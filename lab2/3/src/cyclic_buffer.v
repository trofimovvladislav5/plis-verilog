==> flow/design.v <==
module ssegment_display(
    input wire[3:0] value,
    output reg [6:0] segments 
);
    always @(*) begin
        case(value)
            4'h0: segments = 7'b1111110;
            4'h1: segments = 7'b0110000;
            4'h2: segments = 7'b1101101;
            4'h3: segments = 7'b1111001;
            4'h4: segments = 7'b0110011;
            4'h5: segments = 7'b1011011;
            4'h6: segments = 7'b1111101; 
            4'h7: segments = 7'b1110000;
            4'h8: segments = 7'b1111111;
            4'h9: segments = 7'b1111011;
            4'hA: segments = 7'b1110111;
            4'hB: segments = 7'b0011111;
            4'hC: segments = 7'b1001110;
            4'hD: segments = 7'b0111101;
            4'hE: segments = 7'b1001111;
            4'hF: segments = 7'b1000111;
            default: segments = 7'b0000000;
        endcase
    end
endmodule
module cyclic_buffer(
    input wire clk,
    input wire reset,
    input wire btn,
    output wire [6:0] segments
);
    reg [3:0] buffer;
    reg btn_previous;
    wire btn_pressed = btn & (~btn_previous);
    always @(posedge clk or posedge reset) begin
        if (reset) begin
            btn_previous <= 0;
            buffer <= 0;
        end else begin
            btn_previous <= btn;
            if (btn_pressed)
                buffer <= (buffer == 4'b1111) ? 0 : buffer + 1;            
        end
    end
    ssegment_display show(
        .value(buffer),
        .segments(segments)
    );
endmodule
* From RTL to reports: cyclic_buffer
Tool output for the design above, in the order of the flow.
Lines are those of the file above, counted from 1.
Operators: Yosys type, input widths -> output width; for muxes data width and select width s.
Cell names lack the library's common part.
The mark n/a stands for no value.
- Design top :: cyclic_buffer
- Clock :: clk
- Cell library :: sky130hd
- Library corner :: tt_025C_1v80

* Elaborated design
Counts by Yosys on the flattened word-level netlist (proc, flatten, opt, wreduce; memories kept). Register bits leave out memories and registers merged into their read ports (data or address); mux counts leave out enables and synchronous resets folded into registers. Print and check cells are left out. Cells with the same type and inputs are merged into one.
Memory sizes are those after Yosys's memory passes, which may raise the word count (mostly to a power of two), join words into wider ones and drop unused or constant bits.
- Output and inout bits :: 7
- Flip-flop bits (word level) :: 5
- Memory bits (read-only) :: 112
- Memory cells :: 1
- Muxes and demuxes :: 1
- Eq/ne operators :: 1
- Bitwise operators :: 2
- Add/sub/neg operators :: 1
** Memories
- (no name shown) :: words 16, width 7, rd ports 1, wr ports 0, RTL line 6 : case(value)
** Operators with widths (number)
- $add 4x1->4 const B :: 1
- $eq 4x4->1 const B :: 1
- $mux 4 :: 1
- $and 1x1->1 :: 1
- $not 1->1 :: 1

* Longest topological paths
Longest topological path by Yosys (ltp), each cell counted once; first at word level (registers and memories cut), then after technology mapping (sequential cells cut; the memories' decode and read muxes count).
- Depth in word-level cells :: 2
- ABC_AREA :: 0
- Depth in mapped cells :: 5
- Mapped depth without buffers :: 5

* Synthesis result
Source: synth_stat.txt of the flow (Yosys; design flattened, memories mapped). It holds for the ABC_AREA given above (unset counts as 0); a run with the other value may have another netlist.
Totals and module areas in this step are rounded.
- Mapped area :: 504.2 µm²
- Flip-flops :: 5
- Mapped cells :: 57
- Buffer cells :: 3
** Cells by type
- dfrtp_1 :: number 5, total area 125.12 µm²
- ha_1 :: number 8, total area 100.096 µm²
- a21oi_1 :: number 7, total area 35.034 µm²
- buf_6 :: number 2, total area 22.522 µm²
- nand2_1 :: number 6, total area 22.522 µm²
- o21ai_1 :: number 4, total area 20.019 µm²
- o41ai_2 :: number 1, total area 16.266 µm²
- inv_1 :: number 4, total area 15.014 µm²
- mux2_4 :: number 1, total area 15.014 µm²
- nand3b_1 :: number 2, total area 15.014 µm²
- a22oi_2 :: number 1, total area 12.512 µm²
- nand2b_1 :: number 2, total area 12.512 µm²
- nand3_2 :: number 1, total area 10.01 µm²
- o21ai_0 :: number 2, total area 10.01 µm²
- o32a_1 :: number 1, total area 10.01 µm²
- a32oi_1 :: number 1, total area 8.758 µm²
- xnor2_1 :: number 1, total area 8.758 µm²
- a21o_1 :: number 1, total area 7.507 µm²
Other cell types: 6; their cells: 7.
The figures by module come from a second, unflattened synthesis with its own total; it is not the netlist above.
- Cells (unflattened synthesis) :: 55
- Area total of the unflattened synthesis :: 523.0 µm²
Rows give one instance, submodules left out.
** By module
- ssegment_display :: instances 1, area 291.5 µm², cells 34, sequential area 0.0 µm²
- cyclic_buffer :: instances 1, area 231.5 µm², cells 21, sequential area 125.1 µm²

* Path before layout
OpenSTA on the mapped netlist: ideal clock, no wires. The path of least setup slack (recovery checks aside). Input and output delay are each 20% of the period. Register names are those of the netlist, which keeps one name where synthesis merged equal registers.
- Path kind :: reg2out
- Start :: register buffer[1]
- End :: output segments[2]
- Required time :: 1.792 ns
- Path buffers :: 0
- Path delay :: 1.219 ns
- Stages on the path :: 5
- Output delay :: 0.448 ns
- Path slack :: 0.573 ns
- Arrival time :: 1.219 ns
- Clock period :: 2.24 ns
- Synthesis period reached :: 1.667 ns
"path delay" = arrival - input delay + setup time.
At an output port there is no setup time.
"stages on the path": output pins that drive a net of the path, with the launching flip-flop's if there is one; two outputs of one cell count as two.
"synthesis period reached" is the clock period less the worst setup slack; recovery checks do not enter. This is arithmetic on one report: input and output delays are still those of the set period (20% each).
The rows between start and end are the longest chain of elaborated cells between them; the timing report does not say that the signal goes this way. Where chains are equally long, one stands for them.
Each line given opens the expression or statement behind the cell; cells for indexed reads and writes are added by Yosys, which also makes memories of some case tables.
A memory read counts as a cell of the chain, while the word-level depth stops at memories.
- Cell sequence :: dfrtp_1 -> inv_1 -> ha_1 -> nor2b_1 -> o32a_1
- Length of the longest elaborated chain :: 1
- Elaborated cells on any way between the ends :: 1
- RTL lines with such cells :: 1
- Classes of those cells :: memory: 1
** RTL lines, path after synthesis
- start: declaration :: RTL line 33 : reg [3:0] buffer;
- start: assignment :: RTL line 39 : buffer <= 0;
- start: assignment :: RTL line 43 : buffer <= (buffer == 4'b1111) ? 0 : buffer + 1;
- $mem_v2 16x7 :: RTL line 6 : case(value)
- end: declaration :: RTL line 31 : output wire [6:0] segments

* Worst path after layout
Path of least setup slack in the final report of record 2 (OpenROAD, finished layout, wires in). Where an end is a register, its clock arrival counts in the times.
- Path kind :: reg2out
- Start :: register buffer[1]
- End :: output segments[2]
- Clock period :: 1.34 ns
- Stages on the path :: 6
- Arrival time :: 1.46 ns
- Output delay :: 0.27 ns
- Path slack :: -0.38 ns
- Required time :: 1.07 ns
- Path buffers :: 1
The rows between start and end are the longest chain of elaborated cells between them; the timing report does not say that the signal goes this way. Where chains are equally long, one stands for them.
A memory read counts as a cell of the chain, while the word-level depth stops at memories.
- Cell sequence :: dfrtp_2 -> clkinv_4 -> ha_4 -> nor2b_4 -> o32a_1 -> buf_2
- Length of the longest elaborated chain :: 1
- Elaborated cells on any way between the ends :: 1
- RTL lines with such cells :: 1
- Classes of those cells :: memory: 1
** RTL lines, path after layout
- start: declaration :: RTL line 33 : reg [3:0] buffer;
- start: assignment :: RTL line 39 : buffer <= 0;
- start: assignment :: RTL line 43 : buffer <= (buffer == 4'b1111) ? 0 : buffer + 1;
- $mem_v2 16x7 :: RTL line 6 : case(value)
- end: declaration :: RTL line 31 : output wire [6:0] segments

--- measured runs ---
Record of 2 stored runs of the RTL-to-layout flow on cyclic_buffer, platform sky130hd. The runs are unordered. Constraints: input delay and output delay 20% of the set period each, output load 0.01 pF.
"achieved clock period" means the clock period less the worst setup slack. The figure is calculated, with input and output delays left at 20% of the set period.
By "time on the worst setup path" is meant the share of the clock period that the worst setup path is allowed (20% is reserved at inputs, 20% at outputs), minus its slack. Clock arrival times at its registers enter into it.
"total design power": no workload was simulated; the value follows from the tool's default switching activity.
The results are shown rounded.

* Record 1
** Files
==> flow/run.sh <==
#!/bin/bash
# the make line also repeats the synthesis and layout settings of config.mk as NAME=value (left out here)
make -C /OpenROAD-flow-scripts/flow DESIGN_CONFIG=/design/flow/config.mk WORK_HOME=/design/flow/orfs CLKGATE_MAP_FILE= finish
==> flow/config.mk <==
export PLATFORM = sky130hd
export DESIGN_NAME = cyclic_buffer
export DESIGN_NICKNAME = cyclic_buffer
export VERILOG_FILES = /design/flow/design.v
export SDC_FILE = /design/flow/constraint.sdc
export NUM_CORES = 4
export LEC_CHECK = 0
export ABC_AREA = 0
export CAP_MARGIN = 20
export CELL_PAD_IN_SITES_GLOBAL_PLACEMENT = 3
export CORE_MARGIN = 2
export CORE_UTILIZATION = 53
export GPL_TIMING_DRIVEN = 0
export HOLD_SLACK_MARGIN = 0.05
export MIN_ROUTING_LAYER = met2
export PLACE_DENSITY_LB_ADDON = 0.07
export SLEW_MARGIN = 20
export TNS_END_PERCENT = 45
==> flow/constraint.sdc <==
create_clock -name core_clock -period 3.19 [get_ports {clk}]
set_input_delay 0.6380 -clock core_clock [delete_from_list [all_inputs] [get_ports {clk}]]
set_output_delay 0.6380 -clock core_clock [all_outputs]
set_load 0.01 [all_outputs]
** Results
Unfinished; error FLW-0024 in placement.

* Record 2
** Files
==> flow/run.sh <==
#!/bin/bash
# the make line also repeats the synthesis and layout settings of config.mk as NAME=value (left out here)
make -C /OpenROAD-flow-scripts/flow DESIGN_CONFIG=/design/flow/config.mk WORK_HOME=/design/flow/orfs CLKGATE_MAP_FILE= finish
==> flow/config.mk <==
export PLATFORM = sky130hd
export DESIGN_NAME = cyclic_buffer
export DESIGN_NICKNAME = cyclic_buffer
export VERILOG_FILES = /design/flow/design.v
export SDC_FILE = /design/flow/constraint.sdc
export NUM_CORES = 4
export LEC_CHECK = 0
export CAP_MARGIN = 20
export CORE_MARGIN = 2
export CORE_UTILIZATION = 40
export SLEW_MARGIN = 20
==> flow/constraint.sdc <==
create_clock -name core_clock -period 1.34 [get_ports {clk}]
set_input_delay 0.2680 -clock core_clock [delete_from_list [all_inputs] [get_ports {clk}]]
set_output_delay 0.2680 -clock core_clock [all_outputs]
set_load 0.01 [all_outputs]
** Results
- Chip area after synthesis (Yosys) :: 504.2 µm²
- Die footprint :: 1,561 µm²
- Standard-cell area after layout :: 862.1 µm²
- Final design utilization :: 75.5%
- Smallest setup slack :: -0.384 ns
- Final setup TNS :: -2.294 ns
- Total design power :: 1,990 uW
- Achieved clock period :: 1.724 ns
- Time on the worst setup path :: 1.46 ns
- Type of the worst setup path :: reg2out
--- end ---
